==> flow/design.v <==
module ftdi_async
#(
     parameter CLK_DIV          = 2
)
(
     input           clk_i
    ,input           rst_i
    ,input           ftdi_rxf_i
    ,input           ftdi_txe_i
    ,input  [  7:0]  ftdi_data_in_i
    ,input           inport_valid_i
    ,input  [  7:0]  inport_data_i
    ,input           outport_accept_i
    ,output          ftdi_siwua_o
    ,output          ftdi_wrn_o
    ,output          ftdi_rdn_o
    ,output          ftdi_oen_o
    ,output [  7:0]  ftdi_data_out_o
    ,output          inport_accept_o
    ,output          outport_valid_o
    ,output [  7:0]  outport_data_o
);
localparam STATE_W           = 2;
localparam STATE_IDLE        = 2'd0;
localparam STATE_TX_SETUP    = 2'd1;
localparam STATE_TX          = 2'd2;
localparam STATE_RX          = 2'd3;
reg [STATE_W-1:0]      state_q;
reg                    tx_ready_q;
reg                    ftdi_rxf_ms_q;
reg                    ftdi_txe_ms_q;
reg                    ftdi_rxf_q;
reg                    ftdi_txe_q;
reg [7:0]              rx_data_q;
reg [7:0]              tx_data_q;
always @ (posedge clk_i or posedge rst_i)
if (rst_i)
begin
    ftdi_rxf_ms_q   <= 1'b1;
    ftdi_txe_ms_q   <= 1'b1;
    ftdi_rxf_q      <= 1'b1;
    ftdi_txe_q      <= 1'b1;
end
else
begin
    ftdi_rxf_q      <= ftdi_rxf_ms_q;
    ftdi_rxf_ms_q   <= ftdi_rxf_i;
    ftdi_txe_q      <= ftdi_txe_ms_q;
    ftdi_txe_ms_q   <= ftdi_txe_i;
end
reg [CLK_DIV:0] clk_div_q;
always @ (posedge rst_i or posedge clk_i)
if (rst_i)
    clk_div_q <= {1'b1, {(CLK_DIV){1'b0}}};
else if (CLK_DIV > 0)
    clk_div_q <= {clk_div_q[0], clk_div_q[CLK_DIV:1]};
else
    clk_div_q <= ~clk_div_q;
wire clk_en_w = clk_div_q[0];
wire rx_sample_w = (state_q == STATE_RX) & clk_en_w;
wire tx_sent_w   = (state_q == STATE_TX) & clk_en_w;
wire rx_ready_w = ~ftdi_rxf_q & clk_en_w;
wire tx_space_w = ~ftdi_txe_q & clk_en_w;
wire rx_start_w  = (state_q == STATE_IDLE) & rx_ready_w & !outport_valid_o;
wire tx_start_w  = (state_q == STATE_IDLE) & tx_space_w & tx_ready_q;
reg [STATE_W-1:0] next_state_r;
always @ *
begin
    next_state_r = state_q;
    case (state_q)
    STATE_IDLE :
    begin
        if (rx_start_w)
            next_state_r    = STATE_RX;
        else if (tx_start_w)
            next_state_r    = STATE_TX_SETUP;
    end
    STATE_RX :
    begin
        if (clk_en_w)
            next_state_r  = STATE_IDLE;
    end
    STATE_TX_SETUP :
    begin
        if (clk_en_w)
            next_state_r  = STATE_TX;
    end
    STATE_TX :
    begin
        if (clk_en_w)
            next_state_r  = STATE_IDLE;
    end    
    default:
        ;
   endcase
end
always @ (posedge rst_i or posedge clk_i)
if (rst_i)
    state_q   <= STATE_IDLE;
else
    state_q   <= next_state_r;
reg rd_ready_q;
always @ (posedge rst_i or posedge clk_i)
if (rst_i)
    rd_ready_q <= 1'b0;
else if (rx_sample_w)
    rd_ready_q <= 1'b1;
else if (outport_accept_i)
    rd_ready_q <= 1'b0;
assign outport_valid_o = rd_ready_q;
always @ (posedge rst_i or posedge clk_i)
if (rst_i)
    tx_ready_q <= 1'b0;
else if (tx_sent_w)
    tx_ready_q <= 1'b0;
else if (inport_valid_i)
    tx_ready_q <= 1'b1;
assign inport_accept_o = !tx_ready_q;
reg ftdi_rd_q;
always @ (posedge rst_i or posedge clk_i)
if (rst_i)
    ftdi_rd_q <= 1'b1;
else if (rx_start_w)
    ftdi_rd_q <= 1'b0;
else if (rx_sample_w)
    ftdi_rd_q <= 1'b1;
assign ftdi_rdn_o = ftdi_rd_q;
reg ftdi_wr_q;
always @ (posedge rst_i or posedge clk_i)
if (rst_i)
    ftdi_wr_q <= 1'b1;
else if ((state_q == STATE_TX_SETUP) && clk_en_w)
    ftdi_wr_q <= 1'b0;
else if (tx_sent_w)
    ftdi_wr_q <= 1'b1;
assign ftdi_wrn_o = ftdi_wr_q;
always @ (posedge rst_i or posedge clk_i)
if (rst_i)
    rx_data_q <= 8'b0;
else if (rx_sample_w)
    rx_data_q <= ftdi_data_in_i;
always @ (posedge rst_i or posedge clk_i)
if (rst_i)
    tx_data_q <= 8'b0;
else if (inport_valid_i && inport_accept_o)
    tx_data_q <= inport_data_i;
assign ftdi_oen_o         = ~(state_q == STATE_TX_SETUP || state_q == STATE_TX);
assign ftdi_data_out_o    = tx_data_q;
assign ftdi_siwua_o       = 1'b1;
assign outport_data_o     = rx_data_q;
endmodule
## Step by step through the tools: ftdi_async

Tool output for the design above, in the order of the flow.
Line numbers count from 1 in the design file above.
Operators: Yosys type, input widths -> output width; for muxes data width and select width s.
Library cell names are shortened.
Not given: --

| design | value |
|---|---|
| top module | ftdi_async |
| clock port | clk_i |
| standard-cell library | sky130hd |
| timing corner | tt_025C_1v80 |

## Word level

Yosys after proc, flatten, opt, wreduce and memory -nomap, before mapping. Memory bits, and registers merged into a memory's read port (data or address), are not among the register bits. Print and check cells are not counted. Equal cells are merged and count once.

| storage and ports | value |
|---|---|
| word-level cells | 54 |
| register bits | 29 |

| cells by class | value |
|---|---|
| mux-type cells | 13 |
| equality and inequality tests | 6 |
| reduce/logical cells | 12 |
| bitwise logic cells | 11 |

Operators by type and width:

| kind | number |
|---|---|
| $and 1x1->1 | 8 |
| $reduce_bool 2->1 | 4 |
| $mux 2 | 4 |
| $mux 1 | 8 |
| $pmux 2 s3 | 1 |
| $eq 2x2->1 const B | 2 |
| $not 1->1 | 3 |
| $ne 3x3->1 const B | 1 |
| $reduce_and 3->1 | 1 |
| $logic_and 1x1->1 | 2 |
| $logic_not 1->1 | 2 |
| $eq 2x1->1 const B | 1 |
| $ne 2x1->1 const B | 1 |
| $ne 2x2->1 const B | 1 |
| $logic_not 2->1 | 1 |
| $reduce_or 2->1 | 1 |
| $logic_or 1x1->1 | 1 |

## Longest topological paths

Depth = most cells in a row (Yosys ltp): at word level without a register or memory, in the mapped netlist without a sequential cell, where the memories' decode and read muxes count.

| depth | value |
|---|---|
| depth after elaboration | 7 |
| ABC_AREA | 0 |
| gate-level depth with buffers | 3 |
| mapped depth without buffers | 2 |

## After synthesis

Yosys stat after the flow's synthesis: flattened, memories mapped to cells. It holds for the ABC_AREA given above (unset counts as 0); a run with the other value may have another netlist.

| mapped netlist | value |
|---|---|
| cells in the netlist | 77 |
| cell area after synthesis | 1221.2 um^2 |
| flip-flops | 31 |

Cell types:

| type | number |
|---|---|
| dfrtp_1 | 23 |
| mux2_4 | 16 |
| dfstp_2 | 8 |
| o32ai_2 | 2 |
| inv_1 | 6 |
| a21oi_1 | 4 |
| buf_4 | 2 |
| nand2b_1 | 2 |
| nor2b_1 | 2 |
| buf_6 | 1 |
| mux2_1 | 1 |
| nand2_4 | 1 |
| nor2_1 | 3 |
| o21ai_0 | 2 |
| o311ai_1 | 1 |
| a31oi_1 | 1 |
| nand2_2 | 1 |
| conb_1 | 1 |

## Timing after synthesis

Source: OpenSTA report_checks on the synthesized netlist (no wires, ideal clock, input and output delay 20% of the period each), path of least setup slack; recovery checks are left aside. Register names are those of the netlist, which keeps one name where synthesis merged equal registers.

| timing path after synthesis | value |
|---|---|
| kind | input to register |
| from | in inport_valid_i |
| to | reg tx_data_q[0] |
| slack | 0.863 ns |
| path buffers | 1 |
| external input delay | 0.394 ns |
| period | 1.97 ns |
| launch time at the first pin | 0.394 ns |
| delay of the path | 0.713 ns |
| setup time | 0.125 ns |
| stages on the path | 3 |
| arrival | 0.982 ns |
| period reached after synthesis | 1.107 ns |

"delay of the path" is the arrival time less input delay plus setup time.
"stages on the path" counts driving pins, that of a launching flip-flop among them; a cell with two outputs on the path counts twice.
"period reached after synthesis" = period - worst setup slack (recovery checks aside). The figure is calculated, with input and output delays left at 20% of the set period.
Between the ends stands the longest chain of elaborated cells between them, by number of cells; it is not shown to be the way that was timed. Of several equally long chains one is given.
A line is the first line of the expression or statement that the cell stems from. Yosys adds cells for indexed reads and writes and turns some case tables into memories.

| on the way, after synthesis | value |
|---|---|
| path through | nor2b_1 > buf_6 > mux2_4 |
| cells in the longest elaborated chain | 1 |
| elaborated cells on any way between the ends | 1 |
| source lines of those cells | 1 |
| classes of those cells | reduce/logical: 1 |

RTL lines, path after synthesis:

| item | line | RTL |
|---|---|---|
| start, declared | 11 | `,input           inport_valid_i` |
| $logic_and 1x1->1 | 145 | `else if (inport_valid_i && inport_accept_o)` |
| end, assigned | 144 | `tx_data_q <= 8'b0;` |
| end, assigned | 146 | `tx_data_q <= inport_data_i;` |
| end, declared | 35 | `reg [7:0]              tx_data_q;` |

## Path in the finished layout

From the final timing report of flow run B: the path of least setup slack in the routed layout; clock arrival at registers is part of the times.

| timing path after layout | value |
|---|---|
| kind | register to output |
| from | reg ftdi_rd_q |
| to | out ftdi_rdn_o |
| path buffers | 1 |
| stages on the path | 2 |
| slack | 0.10 ns |
| launch time at the first pin | 0.32 ns |
| arrival | 0.96 ns |
| period | 1.33 ns |

A register here has more assigning lines than the two given.

| on the way, after layout | value |
|---|---|
| path through | dfstp_2 > buf_6 |
| cells in the longest elaborated chain | 0 |
| elaborated cells on any way between the ends | 0 |
| source lines of those cells | 0 |

RTL lines, path after layout:

| item | line | RTL |
|---|---|---|
| start, declared | 119 | `reg ftdi_rd_q;` |
| start, assigned | 122 | `ftdi_rd_q <= 1'b1;` |
| start, assigned | 124 | `ftdi_rd_q <= 1'b0;` |
| end, declared | 16 | `,output          ftdi_rdn_o` |

Lab notebook: ftdi_async

Module ftdi_async, platform sky130hd: 2 stored runs of the flow (Yosys, OpenROAD) with differing settings, in no particular order. Input and output delays are each 20% of the period that was set; the output load is 0.01 pF.
"period reached": clock period set for the run, less the worst setup slack. It is reckoned from that one timing run; input and output delays stay at 20% of the period that was set.
"time of the worst setup path" = time allowed to the worst setup path (clock period - input delay - output delay, where it has them) - its slack; a late launch clock adds to it, a late capture clock takes from it.
"total power after layout" is the tool's figure for a default switching activity; nothing was simulated.
Among the settings, -- means not set for that run.
Among the results, -- means that no value is shown for the run.

| name | flow run A | flow run B |
|---|---|---|
| period_ns | 2.16 | 1.33 |
| CORE_UTILIZATION | 65 | 40 |
| PLACE_DENSITY_LB_ADDON | 0.09 | -- |
| CORE_MARGIN | 5 | 2 |
| CELL_PAD_IN_SITES_GLOBAL_PLACEMENT | 3 | -- |
| GPL_TIMING_DRIVEN | 0 | -- |
| CAP_MARGIN | 15 | 20 |
| SLEW_MARGIN | 20 | 20 |
| SETUP_SLACK_MARGIN | -- | 0.3 |
| period reached (ns) | -- | 1.227 |
| total power after layout (mW) | -- | 1.778 |
| time of the worst setup path (ns) | -- | 0.96 |
| worst path kind | -- | register to output |
| setup slack of the worst path (ns) | -- | 0.103 |
| synthesized cell area (um^2) | -- | 1221.2 |
| utilization in the final report (%) | -- | 63.2 |
| total die area (um^2) | -- | 3511.2 |
| summed negative setup slack (ns) | -- | 0.000 |
| standard-cell area after layout (um^2) | -- | 1881.8 |

Flow run A: unfinished; error FLW-0024 in placement
